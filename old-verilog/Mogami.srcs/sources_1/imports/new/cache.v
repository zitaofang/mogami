==> flow/design.v <==
`timescale 1ns / 1ps
module cmos_512 (
    input [511:0] in,
    output [511:0] out,
    input control
);
    genvar i;
    generate
        for (i = 0; i < 512; i = i + 1)
        begin: cmos_gen
            bufif1 (out[i], in[i], control);
        end
    endgenerate
endmodule
module tlb_new(
    input clk,
    input enable,
    output busy,  
    output ready,
    input [34 - 1:0] in_pn,
    output [22 - 1:0] out_pn,
    output miss,
    output [34 - 1:0] vpn,
    input [22 - 1:0] ppn,
    input refill_ready
);
    reg [22 + 34 - 1:0] lru [0:(2 ** 3) - 1];
    reg [3 - 1:0] release_pointer;
    reg miss_reg;
    reg [34 - 1:0] request_pn_reg;
    wire [(2 ** 3) - 1:0] neq_out;
    wire [3 - 1:0] comp_index;
    genvar i, j;
    generate
        for (i = 0; i < (2 ** 3); i = i + 1)
        begin: comp
            assign neq_out[i] = |(lru[i][71:24] ^ in_pn[63:12]);
        end
        wire [(2 ** 3) - 1:0] en_int [0:3];
        assign en_int[0] = neq_out;
        for (i = 0; i < 3; i = i + 1)
        begin: comp_res_encode
            wire [2 ** (2 - i) - 1:0] or_op;
            for (j = 0; j < 2 ** (2 - i); j = j + 1)
            begin: comp_encode_inner
                assign or_op[j] = en_int[i][2 * j + 1];
                assign en_int[i + 1][j] = en_int[i][2 * j] | en_int[i][2 * j + 1];
            end
            assign comp_index[i] = |or_op;
        end
    endgenerate
    wire entry_exist = en_int[3][0];
    assign out_pn = refill_ready ? ppn : lru[comp_index][22 - 1:0];
    assign ready = (miss_reg & refill_ready) | (enable & entry_exist);
    assign miss = miss_reg;
    assign busy = miss_reg;
    wire [3 - 1:0] next_release;
    integer index;
    initial begin
        release_pointer <=3'b0;
        request_pn_reg <= 34'b0;
        miss_reg <= 1'b0;
        for (index= 0; index < 8; index = index + 1) lru[index] <= {(22 + 34){1'b0}};
    end
    always @ (posedge clk) begin
        if (miss_reg) begin  
            if (refill_ready) begin  
                miss_reg <= 1'b0;
                lru[release_pointer] <= {request_pn_reg, ppn};
                release_pointer <= next_release;
                request_pn_reg <= 34'b0;
            end  
        end else if(enable) begin  
            if (!entry_exist) begin  
                miss_reg <= 1'b1;
                request_pn_reg <= ppn;
            end else if(~|(comp_index ^ release_pointer)) begin  
                release_pointer <= next_release;
            end
        end
    end
endmodule
module page_walker(
    input clk,
    input enable,
    output busy,  
    output ready,
    input [34 - 1:0] vpn,
    output [22 - 1:0] ppn,
    output page_fault,
    output protection_fault,
    output [63:0] imm_op,
    output [31:0] uop
);
endmodule
# == Tool chain data of tlb_new ==
# What the tools print for tlb_new, step after step.
# Lines are those of the file above, counted from 1.
# Library cell names are shortened.
# Not given: n/a
# inputs
top,tlb_new
clock,clk
cell_library,sky130hd
corner,tt_025C_1v80

# == After elaboration ==
# Source: Yosys, flattened and elaborated, memories not mapped. Widths are those after wreduce. Registers that Yosys merges into a memory's read port (data or address) are not register bits. Print and check cells do not count. Equal cells are merged and count once.
# Memory sizes are those after Yosys's memory passes, which may raise the word count (mostly to a power of two), join words into wider ones and drop unused or constant bits.
# bits
register_bits,38
mem_bits_rw,448
mem_count,1
input_bits,59
out_inout_bits,59
# op_classes
eq_ne,3
muxes,20
logic,19
reduce_and_logical,15
# mem_list
name,size,word_bits,line,rtl
lru,8,56,27,reg [22 + 34 - 1:0] lru [0:(2 ** 3) - 1];
# op_table
cell,n
48-bit by 52-bit XOR with 52-bit output,8
52-bit OR reduction,8
208-bit OR reduction,1
34-bit two-way mux,4
56-bit two-way mux,2
22-bit two-way mux,1
3-bit two-way mux,7
1-bit OR,8
2-bit inequality test with constant B,3
1-bit two-way mux,6
2-bit nonzero test,2
4-bit AND reduction,1
3-bit XOR,1
3-bit AND reduction,1
3-bit OR reduction,1
1-bit AND,2
2-bit OR reduction,1

# == Depth ==
# Depth = most cells in a row (Yosys ltp): at word level without a register or memory, in the mapped netlist without a sequential cell, where the memories' decode and read muxes count.
# logic_depth
ltp_word,10
ABC_AREA,0
mapped_depth,2

# == Netlist ==
# Yosys stat after the flow's synthesis: flattened, memories mapped to cells. It holds for the ABC_AREA given above (unset counts as 0); a run with the other value may have another netlist.
# The area totals of this step are shown rounded.
# by_type
cell_type,n,type_area_um2
buf_4,35,262.752
and2_2,12,90.086
and2_1,10,62.56
buf_6,2,22.522
dfxtp_1,1,20.019
a21o_2,1,8.758
and2b_2,1,8.758
conb_1,1,3.754
# synth_totals
mapped_cells,63
synth_area_um2,479.2
ff_cells,1

# == Worst setup path after synthesis ==
# Source: OpenSTA report_checks on the synthesized netlist (no wires, ideal clock, input and output delay 20% of the period each), path of least setup slack; recovery checks are left aside. Register names are those of the netlist, which keeps one name where synthesis merged equal registers.
# synth_path
path_type,flip-flop to output port
startpoint,register miss_reg
endpoint,output ready
clock_period_ps,968
output_delay_ps,194
t_arrival_ps,568
path_slack_ps,206
delay_ps,568
stages,2
period_less_setup_slack_ps,762
# "delay_ps" = arrival - input delay + setup time.
# A path that ends at an output port has no setup time.
# "stages" counts driving pins, that of a launching flip-flop among them; a cell with two outputs on the path counts twice.
# "period_less_setup_slack_ps" = period - worst setup slack (recovery checks aside). The figure is calculated, with input and output delays left at 20% of the set period.
# The rows between start and end are the longest chain of elaborated cells between them; the timing report does not say that the signal goes this way. Where chains are equally long, one stands for them.
# A line is the first line of the expression or statement that the cell stems from. Yosys adds cells for indexed reads and writes and turns some case tables into memories.
# synth_via
cell_sequence,dfxtp_1 -> a21o_2
elab_chain_len,2
# synth_lines
element,line,rtl
from (decl),29,reg miss_reg;
from (assign),68,miss_reg <= 1'b0;
from (assign),75,miss_reg <= 1'b1;
1-bit AND,54,assign ready = (miss_reg & refill_ready) | (enable & entry_exist);
1-bit OR,54,
to (decl),19,"output ready,"

# == Path in the finished layout ==
# Path of least setup slack in the final report of flow run 1 (OpenROAD, finished layout, wires in). Where an end is a register, its clock arrival counts in the times.
# The report prints the path's times to 10 ps; the period is as set.
# layout_path
path_type,input port to output port
startpoint,input refill_ready
endpoint,output ready
clock_period_ps,1030
input_delay_ps,210
output_delay_ps,210
t_arrival_ps,760
path_slack_ps,60
stages,4
# The rows between start and end are the longest chain of elaborated cells between them; the timing report does not say that the signal goes this way. Where chains are equally long, one stands for them.
# layout_via
cell_sequence,buf_2 -> buf_6 -> a21o_2 -> buf_6
elab_chain_len,2
# layout_lines
element,line,rtl
from (decl),25,input refill_ready
1-bit AND,54,assign ready = (miss_reg & refill_ready) | (enable & entry_exist);
1-bit OR,54,
to (decl),19,"output ready,"

# Settings and measured results of 2 stored flow runs for module tlb_new (sky130hd), not sorted in any way. The constraints put input and output delay at 20% of the set period each and load the outputs with 0.01 pF.
# "timing.achieved_period_ps": clock period set for the run, less the worst setup slack. It is reckoned from that one timing run; input and output delays stay at 20% of the period that was set.
# "timing.worst_path_ps" means the part of the period allowed to the worst setup path (the constraints hold back 20% at inputs and 20% at outputs) less its slack; where the path has registers, the arrival times of their clocks count too.
# "power_uw" is the tool's figure for a default switching activity; nothing was simulated.
# "timing.worst_path_ps" is given in steps of 10 ps.
# Measured values are rounded.
# Settings: -- = not set for that run.
# Among the results, -- means that no value is shown for the run.
run name,period_ns,CORE_UTILIZATION,PLACE_DENSITY,CORE_MARGIN,CELL_PAD_IN_SITES_GLOBAL_PLACEMENT,TNS_END_PERCENT,ABC_AREA,GPL_TIMING_DRIVEN,GPL_ROUTABILITY_DRIVEN,MAX_ROUTING_LAYER,CAP_MARGIN,SLEW_MARGIN,PLACE_DENSITY_LB_ADDON,HOLD_SLACK_MARGIN,CTS_CLUSTER_DIAMETER,timing.achieved_period_ps,timing.setup.tns_ps,finalUtil_pct,layout_stdcell_area_um2,ys_area_um2,final_hold_ws_ps,final_die_area_um2,setup_worst_slack_ps,power_uw,timing.worst_path_ps,path_kind
flow run 1,1.03,37,0.94,8,1,55,0,1,1,met4,20,20,--,--,--,965,0,64.3,805.8,479.2,517,2703,65,344.2,550,input port to output port
flow run 2,0.814,49,--,2,--,--,--,0,--,--,20,5,0.06,-0.03,108,--,--,--,--,--,--,--,--,--,--,--
# Flow run 2: no final report: placement broke off with FLW-0024
